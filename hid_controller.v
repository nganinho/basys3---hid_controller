==> flow/design.v <==
`timescale 1ns / 1ps
module hid_controller (
  input wire        dspclk,
  input wire        reset,
  input wire        hid_clk,
  input wire        hid_dat,
  output reg        pari_err,
  output reg [7:0]  led
  );
reg             clk_sync0, clk_sync;
reg             dat_sync0, dat_sync;
reg     [9:0]   dsp_counter;
reg     [3:0]   state;
reg     [3:0]   next;
reg     [2:0]   cnt;
reg             rec_pari;
wire data_capture;
wire pari_capture;
always @ ( posedge dspclk or posedge reset ) begin
    if (reset == 1'b1 ) begin 
        clk_sync0   <=  1'b1;
        clk_sync    <=  1'b1;
        dat_sync0   <=  1'b1;
        dat_sync    <=  1'b1;
    end
    else begin
        clk_sync0   <=  hid_clk;
        clk_sync    <=  clk_sync0; 
        dat_sync0   <=  hid_dat;
        dat_sync    <=  dat_sync0;
 end
end
always @(posedge dspclk or posedge reset) begin
    if (reset == 1'b1)
        dsp_counter <= 10'd0;
    else begin
        if (state == 4'd3 || state == 4'd5 || state == 4'd7) begin 
            if (dsp_counter <= 10'd1000)    dsp_counter  <= dsp_counter + 10'd1;
            else                            dsp_counter  <= dsp_counter;
        end
        else                                dsp_counter  <= 10'd0;
    end
end
 always @ (posedge dspclk or posedge reset) begin
  if ( reset == 1'b1 ) state  <= 4'd0;
  else      state <=  next;
 end
always @ (*) begin
    case (state) 
        4'd0:      if ( !clk_sync && !dat_sync )   next = 4'd1;
                    else                            next = 4'd0;
        4'd1:   if ( clk_sync )                 next = 4'd2;
                    else                            next = 4'd1;
        4'd2:   if ( !clk_sync )                next = 4'd3;
                    else                            next = 4'd2;
        4'd3:   if ( clk_sync ) begin
                        if (cnt < 3'd7 )            next = 4'd2;
                        else                        next = 4'd4;
                    end         
                    else                            next = 4'd3;
        4'd4:   if ( !clk_sync )                next = 4'd5;
                    else                            next = 4'd4;
        4'd5:   if ( clk_sync )                 next = 4'd6;
                    else                            next = 4'd5;
        4'd6:   if ( !clk_sync )                next = 4'd7;
                    else                            next = 4'd6;
        4'd7:   if ( clk_sync )                 next = 4'd0;
                    else                            next = 4'd7;
        default:                                    next = 4'd0;      
    endcase
end
 assign data_capture = ((state == 4'd3 ) && (dsp_counter == 10'd1000)) ? 1'b1 : 1'b0;
 assign pari_capture = ((state == 4'd5 ) && (dsp_counter == 10'd1000)) ? 1'b1 : 1'b0;
reg [7:0]   key_code;
always @ (posedge dspclk or posedge reset ) begin
    if (reset == 1'b1 ) begin  
        cnt         <=  3'd0;
    end
    else  begin 
        if ( state == 4'd3 && clk_sync ) begin 
            cnt             <=  cnt + 3'd1;
        end
    end
end
always @ (posedge dspclk or posedge reset ) begin
    if (reset == 1'b1 ) begin  
        key_code    <=  8'h00;
    end
    else begin
        if (data_capture) begin
            case (cnt)
                3'd0: key_code   <=  {key_code[7:1], dat_sync};
                3'd1: key_code   <=  {key_code[7:2], dat_sync, key_code[0]};
                3'd2: key_code   <=  {key_code[7:3], dat_sync, key_code[1:0]};
                3'd3: key_code   <=  {key_code[7:4], dat_sync, key_code[2:0]};
                3'd4: key_code   <=  {key_code[7:5], dat_sync, key_code[3:0]};
                3'd5: key_code   <=  {key_code[7:6], dat_sync, key_code[4:0]};
                3'd6: key_code   <=  {key_code[7], dat_sync, key_code[5:0]};
                3'd7: key_code   <=  {dat_sync, key_code[6:0]};
            endcase 
         end
     end
end 
wire cal_pari;
assign cal_pari = ~(((key_code[0] ^ key_code[1] ) ^ (key_code[2] ^ key_code[3] )) ^ ((key_code[4] ^ key_code[5] ) ^ (key_code[6] ^ key_code[7] )));
always @ ( posedge dspclk or posedge reset ) begin
    if ( reset == 1'b1 ) begin
        rec_pari        <= 1'b0;
    end
    else begin
        if ( pari_capture == 1'b1 ) begin
            rec_pari    <= dat_sync;
        end
    end 
end
always @ ( posedge dspclk or posedge reset ) begin
    if ( reset == 1'b1 ) begin
        pari_err    <= 1'b0; 
    end
    else begin
        if ( state == 4'd7 ) begin
            if ( cal_pari == rec_pari ) begin 
                pari_err    <= 1'b0;
            end 
            else begin
                pari_err    <= 1'b1;
            end
        end
    end 
end
always @ ( posedge dspclk or posedge reset ) begin
    if ( reset == 1'b1 ) begin
        led     <= 8'h00; 
    end 
    else begin
        if (state == 4'd7 ) begin
            if (key_code != 8'hF0) begin 
                led <= key_code;
            end
        end  
    end
end
endmodule
---- Step by step through the tools: hid_controller ----
Tool output for the design above, in the order of the flow.
Line numbers count from 1 in the design file above.
The mark - stands for no value.
design
  top ..................................... hid_controller
  clock input ............................. dspclk
  library ................................. sky130hd
  timing corner ........................... tt_025C_1v80

---- Word level ----
Counts by Yosys on the flattened word-level netlist (proc, flatten, opt, wreduce; memories kept). Register bits leave out memories and registers merged into their read ports (data or address). Print and check cells are left out.
cells by class
  eq/ne operators ......................... 18
  add/subtract/negate cells ............... 2
  order comparisons ....................... 2
  bitwise operators ....................... 16
  reduce/logical cells .................... 19
  muxes and demuxes ....................... 16
operator list
  operator                                            number
  AND reduction 8 bit                                 8
  parallel mux 8 bit (select 8 bit)                   1
  == test 3 bit (second input constant)               8
  parallel mux 3 bit (select 8 bit)                   1
  2-to-1 mux 10 bit                                   2
  == test 3 x 2 -> 1 bit (second input constant)      4
  adder 10 x 1 -> 10 bit (second input constant)      1
  <= comparator 10 bit (second input constant)        1
  == test 10 bit (second input constant)              1
  inverter 1 bit                                      9
  2-to-1 mux 3 bit                                    3
  != test 8 bit (second input constant)               1
  XOR 1 bit                                           7
  2-to-1 mux 1 bit                                    7
  == test 3 x 1 -> 1 bit (second input constant)      2
  logical AND 1 bit                                   4
  zero test 4 bit                                     1
  2-to-1 mux 2 bit                                    2
  adder 3 x 1 -> 3 bit (second input constant)        1
  less-than comparator 3 bit (second input constant)  1
  zero test 3 bit                                     1
  logical OR 1 bit                                    2
  zero test 1 bit                                     2
  != test 2 x 1 -> 1 bit (second input constant)      1
  AND reduction 2 bit                                 1
  == test 1 bit                                       1
word-level totals
  output and inout port bits .............. 9
  cells after elaboration ................. 91
  flip-flop bits (word level) ............. 38
  bits of input ports ..................... 4

---- Depth ----
Yosys ltp: most cells in a row. Word level: on the elaborated netlist, between registers, memories and ports. Mapped: between sequential cells and ports; inverters and the memories' decode and read muxes count.
logic depth
  depth in word-level cells ............... 6
  ABC_AREA ................................ 0
  mapped depth ............................ 7
  mapped depth without buffers ............ 6

---- After synthesis ----
Yosys stat after the flow's synthesis: flattened, memories mapped to cells. It holds for the ABC_AREA given above (unset counts as 0); a run with the other value may have another netlist.
mapped netlist
  sequential area ......................... 1082.3 µm²
  mapped cells ............................ 204
  mapped area ............................. 2135.8 µm²
  flip-flop cells ......................... 43
  buffer cells ............................ 10
cells by type
  type                      number  total area (µm²)
  sky130_fd_sc_hd__dfrtp_1  38      950.912
  sky130_fd_sc_hd__ha_1     12      150.144
  sky130_fd_sc_hd__dfstp_2  5       131.376
  sky130_fd_sc_hd__mux2i_1  7       70.067
  sky130_fd_sc_hd__mux2_2   6       67.565
  sky130_fd_sc_hd__nor2_1   16      60.058
  sky130_fd_sc_hd__o21ai_0  11      55.053
  sky130_fd_sc_hd__nand3_1  10      50.048
  sky130_fd_sc_hd__inv_1    13      48.797
  sky130_fd_sc_hd__nand2_1  13      48.797
  sky130_fd_sc_hd__a21oi_1  9       45.043
  sky130_fd_sc_hd__xnor2_1  5       43.792
  sky130_fd_sc_hd__nor3_1   7       35.034
  sky130_fd_sc_hd__nand4_1  5       31.28
  sky130_fd_sc_hd__o41ai_1  3       26.275
  sky130_fd_sc_hd__and3_1   4       25.024
  sky130_fd_sc_hd__nor2b_1  4       25.024
  sky130_fd_sc_hd__buf_6    2       22.522
Other cell types: 24; their cells: 34.

---- Timing after synthesis ----
Source: OpenSTA report_checks on the synthesized netlist (no wires, ideal clock, input and output delay 20% of the period each), path of least setup slack; recovery checks are left aside. Register names are those of the netlist, which keeps one name where synthesis merged equal registers.
timing post-synthesis
  path kind ............................... register to register
  start ................................... reg cnt[2]
  end ..................................... reg key_code[5]
  library setup time ...................... 0.121 ns
  delay of the path ....................... 1.965 ns
  data required time ...................... 2.159 ns
  path buffers ............................ 1
  time at the first pin ................... 0.000 ns
  stages .................................. 7
  setup slack ............................. 0.315 ns
  clock period ............................ 2.28 ns
  data arrival time ....................... 1.844 ns
  period reached after synthesis .......... 1.965 ns
"delay of the path" = arrival - input delay + setup time.
"stages": output pins that drive a net of the path, with the launching flip-flop's if there is one; two outputs of one cell count as two.
"period reached after synthesis" is the clock period less the worst setup slack; recovery checks do not enter. This is arithmetic on one report: input and output delays are still those of the set period (20% each).
Between the ends stands the longest chain of elaborated cells between them, by number of cells; it is not shown to be the way that was timed. Of several equally long chains one is given.
A line is the first line of the expression or statement that the cell stems from. Yosys adds cells for indexed reads and writes and turns some case tables into memories.
A register here has more assigning lines than the two given.
on the way, post-synthesis
  cells stage by stage .................... sky130_fd_sc_hd__dfrtp_1 sky130_fd_sc_hd__clkbuf_1 sky130_fd_sc_hd__inv_1 sky130_fd_sc_hd__ha_1 sky130_fd_sc_hd__or2_2 sky130_fd_sc_hd__or3_1 sky130_fd_sc_hd__a22o_1
  length of the longest elaborated chain .. 3
  elaborated cells on any way between the ends .. 17
  source lines of those cells ............. 1
  those cells by class .................... 7 x eq/ne; 1 x mux; 7 x logic; 2 x reduce/logical
RTL lines, path post-synthesis
  what                 RTL line  source
  start, declared      15        reg     [2:0]   cnt;
  start, assigned      77        cnt         <=  3'd0;
  start, assigned      81        cnt             <=  cnt + 3'd1;
  zero test 3 bit      91        case (cnt)
  inverter 1 bit       -
  AND reduction 8 bit  -
  end, assigned        92        3'd0: key_code   <=  {key_code[7:1], dat_sync};
  end, assigned        93        3'd1: key_code   <=  {key_code[7:2], dat_sync, key_code[0]};
  end, declared        74        reg [7:0]   key_code;

---- Timing after layout ----
From the final timing report of record 1: the path of least setup slack in the routed layout; clock arrival at registers is part of the times.
timing post-layout
  path kind ............................... register to register
  start ................................... reg cnt[0]
  end ..................................... reg key_code[5]
  data required time ...................... 2.56 ns
  data arrival time ....................... 2.22 ns
  clock period ............................ 2.39 ns
  library setup time ...................... 0.11 ns
  time at the first pin ................... 0.28 ns
  path buffers ............................ 0
  setup slack ............................. 0.34 ns
  stages .................................. 7
Between the ends stands the longest chain of elaborated cells between them, by number of cells; it is not shown to be the way that was timed. Of several equally long chains one is given.
A register here has more assigning lines than the two given.
on the way, post-layout
  cells stage by stage .................... sky130_fd_sc_hd__dfrtp_1 sky130_fd_sc_hd__ha_1 sky130_fd_sc_hd__ha_1 sky130_fd_sc_hd__and3b_1 sky130_fd_sc_hd__nand4_4 sky130_fd_sc_hd__or3_1 sky130_fd_sc_hd__a22o_1
  length of the longest elaborated chain .. 3
  elaborated cells on any way between the ends .. 17
  source lines of those cells ............. 1
  those cells by class .................... 7 x eq/ne; 1 x mux; 7 x logic; 2 x reduce/logical
RTL lines, path post-layout
  what                 RTL line  source
  start, declared      15        reg     [2:0]   cnt;
  start, assigned      77        cnt         <=  3'd0;
  start, assigned      81        cnt             <=  cnt + 3'd1;
  zero test 3 bit      91        case (cnt)
  inverter 1 bit       -
  AND reduction 8 bit  -
  end, assigned        92        3'd0: key_code   <=  {key_code[7:1], dat_sync};
  end, assigned        93        3'd1: key_code   <=  {key_code[7:2], dat_sync, key_code[0]};
  end, declared        74        reg [7:0]   key_code;

## Implementation results

Flow measurements of hid_controller on sky130hd: 2 stored runs with different settings, listed in no order. Input and output delays are each 20% of the period that was set; the output load is 0.01 pF.
"achieved clock period (ns)": clock period set for the run, less the worst setup slack. It is reckoned from that one timing run; input and output delays stay at 20% of the period that was set.
"worst setup path time (ns)": the worst setup path's part of the clock period (all of it between registers, 20% less for each end at a port) less its slack. A launch clock that arrives late makes it longer, a capture clock that arrives late makes it shorter.
"finish__power__total": no workload was simulated; the value follows from the tool's default switching activity.

Flow files of record 1
==> flow/run.sh <==
#!/bin/bash
# the make line also repeats the synthesis and layout settings of config.mk as NAME=value (left out here)
make -C /OpenROAD-flow-scripts/flow DESIGN_CONFIG=/design/flow/config.mk WORK_HOME=/design/flow/orfs CLKGATE_MAP_FILE= finish
==> flow/config.mk <==
export PLATFORM = sky130hd
export DESIGN_NAME = hid_controller
export DESIGN_NICKNAME = hid_controller
export VERILOG_FILES = /design/flow/design.v
export SDC_FILE = /design/flow/constraint.sdc
export NUM_CORES = 4
export LEC_CHECK = 0
export CAP_MARGIN = 20
export CORE_MARGIN = 2
export CORE_UTILIZATION = 17
export SLEW_MARGIN = 20
==> flow/constraint.sdc <==
create_clock -name core_clock -period 2.39 [get_ports {dspclk}]
set_input_delay 0.4780 -clock core_clock [delete_from_list [all_inputs] [get_ports {dspclk}]]
set_output_delay 0.4780 -clock core_clock [all_outputs]
set_load 0.01 [all_outputs]

report of record 1
yosys chip area after synthesis (um^2): 2135.8
finish__design__die__area: 13475.7
finish__design__instance__area__stdcell: 2566.2
finish__design__instance__utilization: 0.2110
finish__timing__setup__ws: 0.339
finish__timing__hold__ws: 0.355
finish__power__total: 1.410e-03
achieved clock period (ns): 2.051
worst setup path time (ns): 2.05
worst setup path kind: register to register

Flow files of record 2
==> flow/run.sh <==
#!/bin/bash
# the make line also repeats the synthesis and layout settings of config.mk as NAME=value (left out here)
make -C /OpenROAD-flow-scripts/flow DESIGN_CONFIG=/design/flow/config.mk WORK_HOME=/design/flow/orfs CLKGATE_MAP_FILE= finish
==> flow/config.mk <==
export PLATFORM = sky130hd
export DESIGN_NAME = hid_controller
export DESIGN_NICKNAME = hid_controller
export VERILOG_FILES = /design/flow/design.v
export SDC_FILE = /design/flow/constraint.sdc
export NUM_CORES = 4
export LEC_CHECK = 0
export ABC_AREA = 1
export CAP_MARGIN = 20
export CELL_PAD_IN_SITES_GLOBAL_PLACEMENT = 1
export CORE_ASPECT_RATIO = 1.36
export CORE_MARGIN = 2
export CORE_UTILIZATION = 59
export CTS_CLUSTER_DIAMETER = 212
export MAX_ROUTING_LAYER = met4
export MIN_ROUTING_LAYER = met1
export PLACE_DENSITY_LB_ADDON = 0.3
export SLEW_MARGIN = 20
==> flow/constraint.sdc <==
create_clock -name core_clock -period 4.22 [get_ports {dspclk}]
set_input_delay 0.8440 -clock core_clock [delete_from_list [all_inputs] [get_ports {dspclk}]]
set_output_delay 0.8440 -clock core_clock [all_outputs]
set_load 0.01 [all_outputs]

report of record 2
yosys chip area after synthesis (um^2): 2250.9
finish__design__die__area: 4331.1
finish__design__instance__area__stdcell: 2518.7
finish__design__instance__utilization: 0.6792
finish__timing__setup__ws: 2.201
finish__timing__hold__ws: 0.358
finish__power__total: 7.414e-04
achieved clock period (ns): 2.018
worst setup path time (ns): 1.17
worst setup path kind: register to output
